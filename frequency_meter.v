==> flow/design.v <==
`timescale 1ns / 1ps
module frequency_meter(clk,s,F,NE);
    input clk;
    input s;
    output reg [9:0] F;
    output NE;
    localparam S0 = 0,S1 = 1;
    reg [16:0] MPC;
    reg state_reg,state_next,C0,C1,Q0,Q1,Q2;
    wire Z,inc,enb;
    reg [9:0] FC;
    initial state_reg = 0;
    initial C1 = 0;
    initial C0 = 0;
    initial FC = 0;
    always@(posedge clk)
    begin
        Q0 <= Q1;
        Q1 <= Q2;
        Q2 <= s;
    end
    assign NE = ~Q1 & Q0;
    assign inc = NE;
    always @(posedge clk)
    begin
        if(C0)
            MPC <= 100000;
        else
            MPC <= MPC -1;
    end
    assign Z = (MPC ==0);
    assign enb = ~Z;
    always @(posedge clk)
    begin
        if(C0)
            FC <= 0;
        else if(inc)
            if(enb)
                FC <= FC + 1;
    end
    always@(posedge clk)
    begin
        if(C1)
            F <= FC;
    end
    always @(posedge clk)
        begin
            state_reg <= state_next;
        end
    always @(*)
    begin
        case(state_reg)
        S0:
            begin
                C1 = 0;C0 = 1;
                state_next = S1;
            end
        S1:
            begin
                if(Z)
                    begin
                        C1 = 1;C0 = 0;
                        state_next = S0;
                    end
                else
                    begin
                        C1 = 0;C0 = 0;
                        state_next = S1;
                    end
            end
        default: 
            begin
                C0 = 0;C1 = 0;
                state_next = S0;
            end
        endcase
    end
endmodule
## Reports on frequency_meter

Tool output for the design above, in the order of the flow.
Line numbers count from 1 in the design file above.
Operators carry their Yosys type and port widths (W data, S select, Z words).
Library cell names are shortened.
The mark - stands for no value.

- Top: frequency_meter
- Clock input: clk
- Library: sky130hd
- Library corner: tt_025C_1v80

## Word-level counts

Source: Yosys, flattened and elaborated, memories not mapped. Widths are those after wreduce. Registers that Yosys merges into a memory's read port (data or address) are not register bits. Print and check cells do not count. Equal cells are merged and count once.

- Add/sub/neg operators: 2
- Multiply operators: 0
- Divide/modulo/power cells: 0
- Order comparisons: 0
- Equal/unequal tests: 0
- Shift-type cells: 0
- Mux-type cells: 5
- Bitwise operators: 4
- Reduce/logical cells: 2

Operators with widths:

| cell | count |
|---|---|
| $sub A17 B1 Y17 const B | 1 |
| $logic_not A17 Y1 | 1 |
| $add A10 B1 Y10 const B | 1 |
| $pmux W1 S2 | 3 |
| $not A1 Y1 | 3 |
| $reduce_and A2 Y1 | 1 |
| $mux W1 | 2 |
| $and A1 B1 Y1 | 1 |

- Bits in registers: 41
- Bits in latches: 0
- RAM bits: 0
- Bits in read-only memories: 0
- Clocked read ports x word width: 0
- Memories: 0
- Input port bits: 2
- Output and inout bits: 11
- Cells after elaboration: 20

## Longest topological paths

Longest topological path by Yosys (ltp), each cell counted once; first at word level (registers and memories cut), then after technology mapping (sequential cells cut; the memories' decode and read muxes count).

- Word-level depth: 3
- ABC_AREA: 0
- Depth in mapped cells: 9
- Gate-level depth less buffers: 7

## Netlist

The flow's flattened synthesis, as Yosys stat reports it; memories are mapped. The netlist is that of the ABC_AREA named above (0 if unset); the other value can give another one.

Cell types:

| type | count |
|---|---|
| dfxtp_1 | 31 |
| edfxtp_1 | 10 |
| xnor2_1 | 10 |
| and2_1 | 8 |
| nand2_1 | 13 |
| nand3_1 | 7 |
| nor2b_1 | 5 |
| or3_1 | 5 |
| a21boi_0 | 4 |
| a21boi_1 | 4 |
| nor2_1 | 7 |
| xor2_1 | 3 |
| ha_1 | 2 |
| o21ai_0 | 5 |
| buf_6 | 2 |
| mux2i_1 | 2 |
| nor3_1 | 4 |
| nor4_1 | 3 |

Not listed: further types 16, cells in them 24.

- Cell count: 149
- Chip area (Yosys): 1630.3 um^2
- Flip-flops: 41

## Worst setup path after synthesis

OpenSTA on the mapped netlist: ideal clock, no wires. The path of least setup slack (recovery checks aside). Input and output delay are each 20% of the period. Register names are those of the netlist, which keeps one name where synthesis merged equal registers.

- Kind: register -> register
- Start: reg MPC[0]
- End: reg F[0]
- Clock period: 2.8 ns
- Library setup time: 0.334 ns
- Arrival: 1.800 ns
- Data required time: 2.466 ns
- Setup slack: 0.666 ns
- Path delay: 2.134 ns
- Driving pins on the path: 9
- Buffers on the path: 1
- Synthesis period reached: 2.134 ns

"path delay" = arrival - input delay + setup time.
"driving pins on the path" counts driving pins, that of a launching flip-flop among them; a cell with two outputs on the path counts twice.
"synthesis period reached" is the clock period less the worst setup slack; recovery checks do not enter. This is arithmetic on one report: input and output delays are still those of the set period (20% each).
Between the ends stands the longest chain of elaborated cells between them, by number of cells; it is not shown to be the way that was timed. Of several equally long chains one is given.
Each line given opens the expression or statement behind the cell; cells for indexed reads and writes are added by Yosys, which also makes memories of some case tables.

- Cells stage by stage: dfxtp_1 -> inv_1 -> ha_1 -> or4b_4 -> nand2b_4 -> buf_6 -> nor2_1 -> nand3_1 -> inv_1
- Length of the longest elaborated chain: 3

RTL lines, path after synthesis:

| item | RTL line | source |
|---|---|---|
| from (decl) | 8 | `reg [16:0] MPC;` |
| from (assign) | 27 | `MPC <= 100000;` |
| from (assign) | 29 | `MPC <= MPC -1;` |
| $logic_not A17 Y1 | 31 | `assign Z = (MPC ==0);` |
| $mux W1 | 60 | `if(Z)` |
| $pmux W1 S2 | 52 | `case(state_reg)` |
| to (assign) | 44 | `F <= FC;` |
| to (decl) | 5 | `output reg [9:0] F;` |

## Worst path after layout

From the final timing report of run 1: the path of least setup slack in the routed layout; clock arrival at registers is part of the times.

- Kind: register -> register
- Start: reg MPC[0]
- End: reg F[5]
- Clock period: 2.72 ns
- Library setup time: 0.33 ns
- Arrival: 2.22 ns
- Data required time: 2.67 ns
- Setup slack: 0.45 ns
- Driving pins on the path: 8
- Buffers on the path: 0

Between the ends stands the longest chain of elaborated cells between them, by number of cells; it is not shown to be the way that was timed. Of several equally long chains one is given.

- Cells stage by stage: dfxtp_1 -> inv_1 -> ha_1 -> or4b_4 -> nand2b_4 -> nor2_1 -> nand3_1 -> inv_1
- Length of the longest elaborated chain: 3

RTL lines, path after layout:

| item | RTL line | source |
|---|---|---|
| from (decl) | 8 | `reg [16:0] MPC;` |
| from (assign) | 27 | `MPC <= 100000;` |
| from (assign) | 29 | `MPC <= MPC -1;` |
| $logic_not A17 Y1 | 31 | `assign Z = (MPC ==0);` |
| $mux W1 | 60 | `if(Z)` |
| $pmux W1 S2 | 52 | `case(state_reg)` |
| to (assign) | 44 | `F <= FC;` |
| to (decl) | 5 | `output reg [9:0] F;` |

==> runs of frequency_meter <==
Record of 2 stored runs of the RTL-to-layout flow on frequency_meter, platform sky130hd. The runs are unordered. Constraints: input delay and output delay 20% of the set period each, output load 0.01 pF.
By "achieved clock period" is meant the clock period of the run minus its worst setup slack. This is arithmetic on one report: input and output delays are still those of the set period (20% each).
"power consumption" rests on the timing tool's default activity at the inputs, not on a simulated workload.
Among the settings, -- means not set for that run.

| item | run 1 | run 2 |
|---|---|---|
| period_ns | 2.72 | 3.36 |
| CORE_UTILIZATION | 17 | 53 |
| PLACE_DENSITY_LB_ADDON | 0.28 | 0.09 |
| CELL_PAD_IN_SITES_DETAIL_PLACEMENT | 0 | 0 |
| CTS_CLUSTER_SIZE | 72 | -- |
| CAP_MARGIN | 20 | 20 |
| CORE_MARGIN | 2 | 2 |
| SLEW_MARGIN | 20 | 20 |
| CORE_ASPECT_RATIO | -- | 1.22 |
| CELL_PAD_IN_SITES_GLOBAL_PLACEMENT | -- | 2 |
| ABC_AREA | -- | 0 |
| CTS_CLUSTER_DIAMETER | -- | 340 |
| utilization of the finished layout (%) | 21.2 | 61.2 |
| setup slack of the critical path (ns) | 0.454 | 1.072 |
| power consumption (µW) | 1006 | 735.8 |
| std-cell area (final layout) (um^2) | 1968.1 | 1819.2 |
| synthesized cell area (um^2) | 1630.3 | 1630.3 |
| die footprint (um^2) | 10389.7 | 3538.1 |
| sum of negative setup slack (ns) | 0.000 | 0.000 |
| achieved clock period (ns) | 2.266 | 2.288 |
