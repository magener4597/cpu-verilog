==> flow/design.v <==
`timescale 1ns / 1ps
module B2BCD(clk,P,F,BCD);
input clk;
input [9:0]P,F;
output [31:0]BCD;
localparam [2:0] S0 = 0,S1 = 1,S2 = 2,S3 = 3,S4 = 4,S5 = 5,S6 = 6,S7 = 7;
reg [2:0] state_reg,state_next;
reg C0,C1,C2,C3,C4,C5;
reg [3:0] D0,D1,D2,D3,BCD0,BCD1,BCD2,BCD3,BCD4,BCD5,BCD6,BCD7,counter;
reg [9:0] r,I;
wire Z;
initial counter = 0;
assign BCD={BCD7,BCD6,BCD5,BCD4,BCD3,BCD2,BCD1,BCD0};
always @(posedge clk)
begin 
    if(C0) 
        counter <= 9;
    else if(C1)
        counter <= counter - 1;
end
assign Z  = (counter == 0);
always @*
begin
    if(C4)
        I <= P;
    else
        I <= F;
end
always @(posedge clk)
begin
    if(C0)
        r <= I;
    else if(C1)
        r <= r << 1;
end
always @(posedge clk)
begin
    if(C0)
        D3 <= 0;
    else if(C1)
        D3 <= {D3[2:0],D2[3]};
end
always @(posedge clk)
begin
    if(C3) 
        begin
            BCD3 <= D3;
            BCD2 <= D2;
            BCD1 <= D1;
            BCD0 <= D0;
        end
    if(C5) 
        begin
            BCD7 <= D3;
            BCD6 <= D2;
            BCD5 <= D1;
            BCD4 <= D0;
        end
end
always @(posedge clk)
begin
    if(C0)
        D2 <= 0;
        else if(C1)
            D2 <= {D2[2:0],D1[3]};
        else if(C2)
            if(D2 > 4)
                D2 <= D2 + 3;
end
always @(posedge clk)
begin
    if(C0)
        D1 <= 0;
    else if(C1)
        D1 <= {D1[2:0],D0[3]};
    else if(C2)
        if(D1 > 4)
            D1 <= D1 + 3;
end
always @(posedge clk)
begin
    if(C0)
        D0 <= 0;
    else if(C1)
        D0 <= {D0[2:0],r[9]};
    else if(C2)
        if(D0 > 4)
            D0 <= D0 + 3;
end
always@(posedge clk)
begin
    state_reg <= state_next;
end
always @*
begin
    case(state_reg)
    S0:
        begin
            C0 = 1;C1 = 0;C2 = 0;C3 = 0;C4 = 0;C5 = 0;
            state_next = S1;
        end
    S1:
        begin
            C0 = 0;C1 = 0;C2 = 1;C3 = 0;C4 = 0;C5 = 0;
            state_next = S2;
        end
    S2:
        begin
            if(Z)
                begin
                    C0 = 0;C1 = 1;C2 = 0;C3 = 0;C4 = 0;C5 = 0;
                    state_next = S3;
                end
            else
                begin
                    C0 = 0;C1 = 1;C2 = 0;C3 = 0;C4 = 0;C5 = 0;
                    state_next = S1;
                end
        end
    S3:
        begin
            C0 = 0;C1 = 0;C2 = 0;C3 = 1;C4 = 0;C5 = 0;
            state_next = S4;
        end
    S4:
        begin
            C0 = 1;C1 = 0;C2 = 0;C3 = 0;C4 = 1;C5 = 0;
            state_next = S5;
        end 
    S5:
        begin
            C0 = 0;C1 = 0;C2 = 1;C3 = 0;C4 = 0;C5 = 0;
            state_next = S6;
        end
    S6:
        begin
            if(Z)
                begin
                    C0 = 0;C1 = 1;C2 = 0;C3 = 0;C4 = 0;C5 = 0;
                    state_next = S7;
                end
             else
                begin
                    C0 = 0;C1 = 1;C2 = 0;C3 = 0;C4 = 0;C5 = 0;
                    state_next = S5;
                end
        end
    S7:
        begin
            C0 = 0;C1 = 0;C2 = 0;C3 = 0;C4 = 0;C5 = 1;
            state_next = S0;
        end 
    default:
    begin
        C0 = 0;C1 = 0;C2 = 0;C3 = 0;C4 = 0;C5 = 0;
        state_next = S0;
    end
    endcase
end
endmodule
== From RTL to reports: B2BCD ==
Tool output for the design above, in the order of the flow.
Lines are those of the file above, counted from 1.
Operators carry their Yosys type and port widths (W data, S select, Z words).
Cell names lack the library's common part.
Not given: --
Inputs
  top: B2BCD
  clock: clk
  standard-cell library: sky130hd
  library corner: tt_025C_1v80

== Elaborated design ==
Yosys after proc, flatten, opt, wreduce and memory -nomap, before mapping. Memory bits, and registers merged into a memory's read port (data or address), are not among the register bits. Print and check cells are not counted.
Cells by class
  multiplexer cells: 21
  order comparisons: 3
  add/sub/neg operators: 4
  eq/ne operators: 7
  reduce/logical cells: 19
Operators by type and width (count)
  $mux W4: 9
  $mux W10: 3
  $pmux W3 S8: 1
  $reduce_or A7 Y1: 3
  $reduce_or A6 Y1: 3
  $eq A3 B3 Y1 const B: 4
  $add A4 B2 Y4 const B: 3
  $gt A4 B3 Y1 const B: 3
  $pmux W1 S2: 6
  $reduce_bool A2 Y1: 5
  $reduce_and A2 Y1: 3
  $reduce_or A2 Y1: 3
  $eq A3 B2 Y1 const B: 2
  $sub A4 B1 Y4 const B: 1
  $logic_not A4 Y1: 1
  $mux W2: 2
  $eq A3 B1 Y1 const B: 1
  $logic_not A3 Y1: 1
Bit counts
  register bits: 65
  output and inout port bits: 32
  cells after elaboration: 69
  input bits: 21

== Logic depth ==
Depth = most cells in a row (Yosys ltp): at word level without a register or memory, in the mapped netlist without a sequential cell, where the memories' decode and read muxes count.
Logic depth
  depth in word-level cells: 5
  ABC_AREA: 0
  mapped depth: 5

== Netlist ==
Source: synth_stat.txt of the flow (Yosys; design flattened, memories mapped). It holds for the ABC_AREA given above (unset counts as 0); a run with the other value may have another netlist.
Synthesis totals
  mapped flip-flops: 65
  cell count: 219
  synthesis area: 2666.3 µm²
  area of sequential cells: 1721.7 µm²
  buffers: 11
Cells by type
  edfxtp_1: count 42, area in all 1261.21 µm²
  dfxtp_1: count 23, area in all 460.442 µm²
  mux2i_1: count 15, area in all 150.144 µm²
  o21ai_0: count 20, area in all 100.096 µm²
  nand2_1: count 22, area in all 82.579 µm²
  ha_1: count 5, area in all 62.56 µm²
  inv_1: count 14, area in all 52.55 µm²
  buf_2: count 9, area in all 45.043 µm²
  a21oi_1: count 7, area in all 35.034 µm²
  nor4b_1: count 4, area in all 35.034 µm²
  nor2b_1: count 5, area in all 31.28 µm²
  nand3_1: count 6, area in all 30.029 µm²
  a2111oi_0: count 3, area in all 26.275 µm²
  or4_1: count 3, area in all 22.522 µm²
  and2_1: count 3, area in all 18.768 µm²
  and3_1: count 3, area in all 18.768 µm²
  nor2_1: count 5, area in all 18.768 µm²
  o22ai_1: count 3, area in all 18.768 µm²
Not listed: further types 22, cells in them 27.

== Path before layout ==
OpenSTA on the mapped netlist: ideal clock, no wires. The path of least setup slack (recovery checks aside). Input and output delay are each 20% of the period. Register names are those of the netlist, which keeps one name where synthesis merged equal registers.
Timing path after synthesis
  kind: register -> register
  from: register state_reg[0]
  to: register BCD0[0]
  setup time: 0.388 ns
  path buffers: 2
  period: 4.07 ns
  arrival time: 1.603 ns
  delay of the path: 1.991 ns
  stages: 5
  data required time: 3.682 ns
  setup slack: 2.078 ns
  time at the first pin: 0.000 ns
  synthesis period reached: 1.992 ns
"delay of the path" is the arrival time less input delay plus setup time.
"stages" counts driving pins, that of a launching flip-flop among them; a cell with two outputs on the path counts twice.
"synthesis period reached" is the clock period less the worst setup slack; recovery checks do not enter. This is arithmetic on one report: input and output delays are still those of the set period (20% each).
The rows between start and end are the longest chain of elaborated cells between them; the timing report does not say that the signal goes this way. Where chains are equally long, one stands for them.
Each line given opens the expression or statement behind the cell; cells for indexed reads and writes are added by Yosys, which also makes memories of some case tables.
On the way, after synthesis
  path through: dfxtp_1 buf_2 buf_4 nand2_1 nor2_1
  length of the longest elaborated chain: 3
  elaborated cells on any way between the ends: 10
  source lines of those cells: 1
Ends and longest elaborated chain, after synthesis
  from (decl): RTL line 7  | reg [2:0] state_reg,state_next;
  from (assign): RTL line 92  | state_reg <= state_next;
  $eq A3 B3 Y1: RTL line 96  | case(state_reg)
  $reduce_or A7 Y1
  $pmux W1 S2: RTL line 96
  to (assign): RTL line 50  | BCD0 <= D0;
  to (decl): RTL line 9  | reg [3:0] D0,D1,D2,D3,BCD0,BCD1,BCD2,BCD3,BCD4,BCD5,BCD6,BCD7,counter;

== Timing after layout ==
From the final timing report of run A: the path of least setup slack in the routed layout; clock arrival at registers is part of the times.
Timing path after layout
  kind: register -> output
  from: register BCD1[2]
  to: output port BCD[6]
  data required time: 1.26 ns
  arrival time: 1.18 ns
  setup slack: 0.09 ns
  stages: 2
  time at the first pin: 0.33 ns
  path buffers: 1
  period: 1.58 ns
On the way, after layout
  path through: edfxtp_1 clkdlybuf4s50_1
  length of the longest elaborated chain: 0
  elaborated cells on any way between the ends: 0
  source lines of those cells: 0
Ends and longest elaborated chain, after layout
  from (decl): RTL line 9  | reg [3:0] D0,D1,D2,D3,BCD0,BCD1,BCD2,BCD3,BCD4,BCD5,BCD6,BCD7,counter;
  from (assign): RTL line 49  | BCD1 <= D1;
  to (decl): RTL line 5  | output [31:0]BCD;

--- measured runs ---
Measured results for B2BCD: 2 stored runs of the Yosys and OpenROAD flow on sky130hd. The settings differ; the order carries no meaning. The constraints put input and output delay at 20% of the set period each and load the outputs with 0.01 pF.
"achieved clock period (ns)" = clock period - worst setup slack. The figure is calculated, with input and output delays left at 20% of the set period.
"worst setup path time (ns)" means the part of the period allowed to the worst setup path (the constraints hold back 20% at inputs and 20% at outputs) less its slack; where the path has registers, the arrival times of their clocks count too.

Flow files of run A
==> flow/run.sh <==
#!/bin/bash
# the make line also repeats the synthesis and layout settings of config.mk as NAME=value (left out here)
make -C /OpenROAD-flow-scripts/flow DESIGN_CONFIG=/design/flow/config.mk WORK_HOME=/design/flow/orfs CLKGATE_MAP_FILE= finish
==> flow/config.mk <==
export PLATFORM = sky130hd
export DESIGN_NAME = B2BCD
export DESIGN_NICKNAME = B2BCD
export VERILOG_FILES = /design/flow/design.v
export SDC_FILE = /design/flow/constraint.sdc
export NUM_CORES = 4
export LEC_CHECK = 0
export CAP_MARGIN = 20
export CELL_PAD_IN_SITES_GLOBAL_PLACEMENT = 0
export CORE_ASPECT_RATIO = 1.21
export CORE_MARGIN = 10
export CORE_UTILIZATION = 15
export GPL_ROUTABILITY_DRIVEN = 0
export PLACE_DENSITY_LB_ADDON = 0.02
export SETUP_SLACK_MARGIN = 0.27
export SLEW_MARGIN = 20
export TNS_END_PERCENT = 10
==> flow/constraint.sdc <==
create_clock -name core_clock -period 1.58 [get_ports {clk}]
set_input_delay 0.3160 -clock core_clock [delete_from_list [all_inputs] [get_ports {clk}]]
set_output_delay 0.3160 -clock core_clock [all_outputs]
set_load 0.01 [all_outputs]

report of run A
yosys chip area after synthesis (um^2): 2666.3
finish__design__die__area: 23532.5
finish__design__instance__area__stdcell: 3916.3
finish__design__instance__utilization: 0.2245
finish__timing__setup__ws: 0.087
finish__timing__hold__ws: 0.467
achieved clock period (ns): 1.493
worst setup path time (ns): 1.18
worst setup path kind: register -> output

Flow files of run B
==> flow/run.sh <==
#!/bin/bash
# the make line also repeats the synthesis and layout settings of config.mk as NAME=value (left out here)
make -C /OpenROAD-flow-scripts/flow DESIGN_CONFIG=/design/flow/config.mk WORK_HOME=/design/flow/orfs CLKGATE_MAP_FILE= finish
==> flow/config.mk <==
export PLATFORM = sky130hd
export DESIGN_NAME = B2BCD
export DESIGN_NICKNAME = B2BCD
export VERILOG_FILES = /design/flow/design.v
export SDC_FILE = /design/flow/constraint.sdc
export NUM_CORES = 4
export LEC_CHECK = 0
export CAP_MARGIN = 0
export CELL_PAD_IN_SITES_DETAIL_PLACEMENT = 0
export CELL_PAD_IN_SITES_GLOBAL_PLACEMENT = 1
export CORE_MARGIN = 2
export CORE_UTILIZATION = 38
export CTS_CLUSTER_DIAMETER = 324
export CTS_CLUSTER_SIZE = 48
export GPL_TIMING_DRIVEN = 0
export MAX_ROUTING_LAYER = met5
export MIN_ROUTING_LAYER = met1
export PLACE_DENSITY = 0.68
export SETUP_SLACK_MARGIN = 1.03
export SLEW_MARGIN = 20
==> flow/constraint.sdc <==
create_clock -name core_clock -period 4.0 [get_ports {clk}]
set_input_delay 0.8000 -clock core_clock [delete_from_list [all_inputs] [get_ports {clk}]]
set_output_delay 0.8000 -clock core_clock [all_outputs]
set_load 0.01 [all_outputs]

report of run B
yosys chip area after synthesis (um^2): 2666.3
finish__design__die__area: 7702.7
finish__design__instance__area__stdcell: 3552.2
finish__design__instance__utilization: 0.5228
finish__timing__setup__ws: 1.845
finish__timing__hold__ws: 0.455
achieved clock period (ns): 2.155
worst setup path time (ns): 2.16
worst setup path kind: register -> register
--- end ---
